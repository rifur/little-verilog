==> flow/design.v <==
module sram(dout, din, rd_addr, wr_addr, wr_en, clk);
    parameter WIDTH = 32;
    parameter SIZE = 32;
    output [WIDTH-1:0] dout;
    input [WIDTH-1:0] din;
    input [SIZE-1:0] rd_addr, wr_addr;
    input wr_en, clk;
    reg [WIDTH-1:0] mem [0:SIZE-1];
    assign dout = mem[rd_addr[SIZE-1:2]];
    always @(posedge clk) begin
        if(wr_en)
            mem[wr_addr] <=din;
    end
    integer  i;
    initial begin
        for(i=0; i<SIZE; i=i+1)
            mem[i] = 32'bx;
        mem[0] = {7'b000_0000, 5'd1, 5'd1, 3'h4, 5'd1, 7'b0110011};
        mem[1] = {7'b000_0000, 5'd2, 5'd2, 3'h4, 5'd2, 7'b0110011};
        mem[2] = {11'b000_0000_0001, 5'd1, 3'h0, 5'd1, 7'b0010011};
        mem[3] = {11'b000_0000_0000, 5'd2, 3'h0, 5'd2, 7'b0010011};
        mem[4] = {7'b000_0000, 5'd2, 5'd1, 3'h0, 5'd1, 7'b0110011};
        mem[5] = {7'b000_0000, 5'd2, 5'd1, 3'h0, 5'd2, 7'b0110011};
        mem[6] = {1'b1, 10'b11_1111_1110, 1'b1, 8'b1111_1111, 5'd0, 7'b1101111};
    end
endmodule
module riscv(clk, rst_n, pc, instruction , regRd);
    parameter XLEN = 32;
    parameter REGNUM = 32;
    input clk, rst_n;
    output reg [XLEN-1:0] pc;
    output [31:0] instruction;
    output [31:0] regRd;
    reg [XLEN-1:0] regfile [REGNUM:0];
    reg [31:0] wr_addr;
    wire wr_en;
    wire [31:0] din;
    wire [6:0] opcode = instruction[6:0];  
    wire [4:0] rd = instruction [11:7];
    wire [2:0] funct3 = instruction[14:12];
    wire [4:0] rs1 = instruction[19:15];
    wire [4:0] rs2 = instruction[24:20];
    wire [6:0] funct7 = instruction[31:25];
    wire [11:0] immI = instruction[31:20];
    wire [11:0] immS = {instruction[31:25], instruction[4:0]};
    wire [19:0] immU = instruction[31:12];
    wire [19:0] immJ = {instruction[31], instruction[19:12], instruction[20], instruction[30:21], 1'b0};
    sram code (.dout(instruction), .din(0), .rd_addr(pc),
               .wr_addr(wr_addr), .wr_en(wr_en), .clk(clk));
    integer i;
    initial begin
        for(i=0; i<REGNUM; i=i+1)
            regfile[i] <= i;
    end
    always@(posedge clk) begin
        if(!rst_n)
            pc <= 0;
        else begin
            if(opcode == 7'b1101111)
                pc <= pc + {{11{immJ[19]}}, immJ[19:0], 1'b0};  
            else
                pc <= pc + 32'd4;
        end
    end
    assign regRd = regfile[rd];
    always@(posedge clk) begin
        if(opcode == 7'b0110011) begin
            case(funct3)
                3'h0:
                    regfile[rd] <=(funct7&7'b010_0000) ?
                    (regfile[rs1] - regfile[rs2])
                    :(regfile[rs1] + regfile[rs2]);
                3'h4:
                    regfile[rd] <= regfile[rs1] ^ regfile[rs2];
                3'h6:
                    regfile[rd] <= regfile[rs1] | regfile[rs2];
                3'h7:
                    regfile[rd] <= regfile[rs1] & regfile[rs2];
                3'h1:
                    regfile[rd] <= regfile[rs1] <<regfile[rs2];
                3'h5:
                    regfile[rd] <= (funct7&7'b010_0000)?
                    (regfile[rs1] >>>regfile[rs2])
                    :(regfile[rs1] >>regfile[rs2]);
                3'h2:
                    regfile[rd] <= (regfile[rs1] < regfile[rs2]) ? 32'hFFFFFFFF : 0;
                3'h3:
                    regfile[rd] <= (regfile[rs1] < regfile[rs2]) ? 32'h00000001 : 0;
            endcase
        end
        else if(opcode == 7'b0010011) begin
            case(funct3)
                3'h0:
                    regfile[rd] <= regfile[rs1] + immI;
                3'h6:
                    regfile[rd] <= regfile[rs1] | immI;
            endcase
        end
        else if(opcode == 7'b1101111) begin
            regfile[rd] <= pc + 4;
        end
        else begin
        end
    end
endmodule
### Reports on riscv

Tool output for the design above, in the order of the flow.
Lines are those of the file above, counted from 1.
Operators: Yosys type, input widths -> output width; for muxes data width and select width s.
Library cell names are shortened.
Not given: --

* top module: riscv
* clock port: clk
* library: sky130hd
* timing corner: tt_025C_1v80

### After elaboration

Yosys after proc, flatten, opt, wreduce and memory -nomap, before mapping. Print and check cells are not counted. Equal cells are merged and count once.
Memory sizes are those after Yosys's memory passes, which may raise the word count (mostly to a power of two), join words into wider ones and drop unused or constant bits.

* word-level cells: 114
* memories: 2
* memory bits (writable): 2080
* output and inout port bits: 96
* word width x clocked read ports: 32
* register bits: 32

* bitwise logic cells: 14
* $lt $le $gt $ge: 1
* equal/unequal tests: 10
* multiplexer cells: 69
* add/subtract/negate cells: 5
* shifts and indexed selects: 3
* reductions and logical operators: 9

Memory list
* regfile: depth 33, bits a word 32, read ports 3, wr ports 1, RTL line 34 `reg [XLEN-1:0] regfile [REGNUM:0];`
* code.mem: depth 32, bits a word 32, read ports 1, wr ports 1, RTL line 8 `reg [WIDTH-1:0] mem [0:SIZE-1];`

Operators with widths (number)
* $mux 32: 40
* $add 32x32->32: 2
* $reduce_or 7->1: 8
* $add 32x12->32: 1
* $or 32x12->32: 1
* $add 32x3->32 const B: 1
* $sub 32x32->32: 1
* $lt 32x32->1: 1
* $and 32x32->32: 1
* $or 32x32->32: 1
* $xor 32x32->32: 1
* $shl 32x32->32: 1
* $shr 32x32->32: 1
* $sshr 32x32->32: 1
* $mux 1: 19
* $pmux 1 s2: 8
* $eq 3x3->1 const B: 4
* $or 1x1->1: 10
* $mux 5: 2
* $eq 7x5->1 const B: 1
* $eq 7x6->1 const B: 1
* $eq 7x7->1 const B: 1
* $eq 3x2->1 const B: 2
* $eq 3x1->1 const B: 1
* $logic_not 3->1: 1

### Longest topological paths

Depth = most cells in a row (Yosys ltp): at word level without a register or memory, in the mapped netlist without a sequential cell, where the memories' decode and read muxes count.

* depth after elaboration: 14
* ABC_AREA: 0
* depth in mapped cells: 24
* mapped depth without buffers: 19

### After synthesis

Source: synth_stat.txt of the flow (Yosys; design flattened, memories mapped). It holds for the ABC_AREA given above (unset counts as 0); a run with the other value may have another netlist.
The area totals of this step are shown rounded.

* flip-flop cells: 158
* cell area after synthesis: 14700 um2
* mapped cells: 1712

Cells by type (number)
* edfxtp_1: 128
* ha_1: 104
* a21oi_1: 165
* mux2i_1: 82
* nand2_1: 197
* dfxtp_1: 30
* nor2_1: 131
* xnor2_1: 56
* xor2_1: 41
* a221o_1: 33
* o21ai_0: 62
* inv_1: 76
* a221oi_1: 30
* clkbuf_1: 69
* a211oi_1: 31
* buf_4: 30
* nand3_1: 39
* a21o_1: 25

Not listed: further types 78, cells in them 383.
The figures by module come from a second, unflattened synthesis with its own total; it is not the netlist above.

* cell total of the unflattened synthesis: 8069
* area total of the unflattened synthesis: 108000 um2

Each row is one instance without its submodules.

Modules
* riscv: instances 1, sequential area 31400 um2, cells 5841, area 68600 um2
* sram: instances 1, sequential area 30700 um2, cells 2228, area 39800 um2

### Timing after synthesis

OpenSTA on the mapped netlist: ideal clock, no wires. The path of least setup slack (recovery checks aside). Input and output delay are each 20% of the period. Register names are those of the netlist, which keeps one name where synthesis merged equal registers.

* path kind: register to register
* start point: reg pc[4]
* end point: mem regfile[1][0]
* delay of the path: 8.455 ns
* period: 13.8 ns
* time at the first pin: 0.000 ns
* path buffers: 1
* slack: 5.345 ns
* arrival: 7.860 ns
* stages: 5
* synthesis period reached: 8.455 ns

"delay of the path" = arrival - input delay + setup time.
"stages" counts driving pins, that of a launching flip-flop among them; a cell with two outputs on the path counts twice.
"synthesis period reached" = period - worst setup slack (recovery checks aside). The figure is calculated, with input and output delays left at 20% of the set period.
At most two assigning lines are given for a register; there are more.

* cells stage by stage: dfxtp_1 ha_1 buf_2 nor2b_1 a2111oi_0

RTL lines, path after synthesis
* start, declared: RTL line 31 `output reg [XLEN-1:0] pc;`
* start, assigned: RTL line 60 `pc <= pc + {{11{immJ[19]}}, immJ[19:0], 1'b0};`
* start, assigned: RTL line 62 `pc <= pc + 32'd4;`
* end, declared: RTL line 34 `reg [XLEN-1:0] regfile [REGNUM:0];`

No chain of elaborated cells between the ends is given.
Nets of the timed path that keep an RTL name, with a line that drives or declares them; the list need not be complete.

Named nets, after synthesis
* instruction[2]: RTL line 32 `output [31:0] instruction;`

### Worst path after layout

Path of least setup slack in the final report of run 1 (OpenROAD, finished layout, wires in). Where an end is a register, its clock arrival counts in the times.

* path kind: register to register
* start point: reg pc[4]
* end point: mem regfile[3][20]
* path buffers: 2
* period: 8.63 ns
* stages: 19
* slack: 1.73 ns
* time at the first pin: 0.45 ns
* arrival: 7.08 ns

Between the ends stands the longest chain of elaborated cells between them, by number of cells; it is not shown to be the way that was timed. Of several equally long chains one is given.
Each line given opens the expression or statement behind the cell; cells for indexed reads and writes are added by Yosys, which also makes memories of some case tables.
At most two assigning lines are given for a register; there are more.

* cells stage by stage: dfxtp_2 buf_4 inv_1 mux2i_4 buf_4 mux2i_1 o31ai_1 ha_1 inv_1 fa_1 nor2b_1 or3_1 a21boi_1 o41a_1 o211ai_1 nand2_1 o211a_1 a311o_1 a211oi_1
* cells in the longest elaborated chain: 5
* elaborated cells between the ends (all ways): 5
* those cells by class: 1 x add/sub; 4 x mux

RTL lines, path after layout
* start, declared: RTL line 31 `output reg [XLEN-1:0] pc;`
* start, assigned: RTL line 60 `pc <= pc + {{11{immJ[19]}}, immJ[19:0], 1'b0};`
* start, assigned: RTL line 62 `pc <= pc + 32'd4;`
* $add 32x3->32: RTL line 100 `regfile[rd] <= pc + 4;`
* $mux 32: RTL line 99 `else if(opcode == 7'b1101111) begin`
* $mux 32: RTL line 91 `else if(opcode == 7'b0010011) begin`
* $mux 32: RTL line 67 `if(opcode == 7'b0110011) begin`
* $mux 32
* end, declared: RTL line 34 `reg [XLEN-1:0] regfile [REGNUM:0];`

Hand-over note for riscv

2 stored runs of riscv in the flow (synthesis by Yosys, layout by OpenROAD, sky130hd cells), in arbitrary order. Constraints: input delay and output delay 20% of the set period each, output load 0.01 pF.
"achieved period" is the run's clock period less its worst setup slack. It is reckoned from that one timing run; input and output delays stay at 20% of the period that was set.
By "time of the worst setup path" is meant the share of the clock period that the worst setup path is allowed (20% is reserved at inputs, 20% at outputs), minus its slack. Clock arrival times at its registers enter into it.
"total design power": no workload was simulated; the value follows from the tool's default switching activity.
Measured values are rounded.

### Run 1

==> flow/run.sh <==
#!/bin/bash
# the make line also repeats the synthesis and layout settings of config.mk as NAME=value (left out here)
make -C /OpenROAD-flow-scripts/flow DESIGN_CONFIG=/design/flow/config.mk WORK_HOME=/design/flow/orfs CLKGATE_MAP_FILE= finish
==> flow/config.mk <==
export PLATFORM = sky130hd
export DESIGN_NAME = riscv
export DESIGN_NICKNAME = riscv
export VERILOG_FILES = /design/flow/design.v
export SDC_FILE = /design/flow/constraint.sdc
export NUM_CORES = 4
export LEC_CHECK = 0
export CAP_MARGIN = 20
export CORE_MARGIN = 2
export CORE_UTILIZATION = 41
export SLEW_MARGIN = 20
==> flow/constraint.sdc <==
create_clock -name core_clock -period 8.63 [get_ports {clk}]
set_input_delay 1.7260 -clock core_clock [delete_from_list [all_inputs] [get_ports {clk}]]
set_output_delay 1.7260 -clock core_clock [all_outputs]
set_load 0.01 [all_outputs]

Results of run 1:
- Mapped cell area after synthesis: 14700 um2
- Area inside the die boundary: 37400 um2
- Standard-cell area after routing: 16400 um2
- Utilization of the finished layout: 0.463
- Worst slack on setup checks: 1.73 ns
- Setup total negative slack: 0.000 ns
- Lowest hold slack: 0.595 ns
- Total design power: 5.92 mW
- Achieved period: 6.902 ns
- Time of the worst setup path: 6.90 ns
- Critical path type: register to register

### Run 2

==> flow/run.sh <==
#!/bin/bash
# the make line also repeats the synthesis and layout settings of config.mk as NAME=value (left out here)
make -C /OpenROAD-flow-scripts/flow DESIGN_CONFIG=/design/flow/config.mk WORK_HOME=/design/flow/orfs CLKGATE_MAP_FILE= finish
==> flow/config.mk <==
export PLATFORM = sky130hd
export DESIGN_NAME = riscv
export DESIGN_NICKNAME = riscv
export VERILOG_FILES = /design/flow/design.v
export SDC_FILE = /design/flow/constraint.sdc
export NUM_CORES = 4
export LEC_CHECK = 0
export CAP_MARGIN = 20
export CORE_ASPECT_RATIO = 0.58
export CORE_MARGIN = 2
export CORE_UTILIZATION = 67
export GPL_ROUTABILITY_DRIVEN = 1
export GPL_TIMING_DRIVEN = 0
export PLACE_DENSITY_LB_ADDON = 0.15
export SETUP_SLACK_MARGIN = 2.04
export SLEW_MARGIN = 20
export TNS_END_PERCENT = 55
==> flow/constraint.sdc <==
create_clock -name core_clock -period 9.44 [get_ports {clk}]
set_input_delay 1.8880 -clock core_clock [delete_from_list [all_inputs] [get_ports {clk}]]
set_output_delay 1.8880 -clock core_clock [all_outputs]
set_load 0.01 [all_outputs]

Results of run 2:
- Mapped cell area after synthesis: 14700 um2
- Area inside the die boundary: 23200 um2
- Standard-cell area after routing: 16800 um2
- Utilization of the finished layout: 0.778
- Worst slack on setup checks: 2.03 ns
- Setup total negative slack: 0.000 ns
- Lowest hold slack: 0.578 ns
- Total design power: 5.78 mW
- Achieved period: 7.408 ns
- Time of the worst setup path: 7.41 ns
- Critical path type: register to register

End of note.
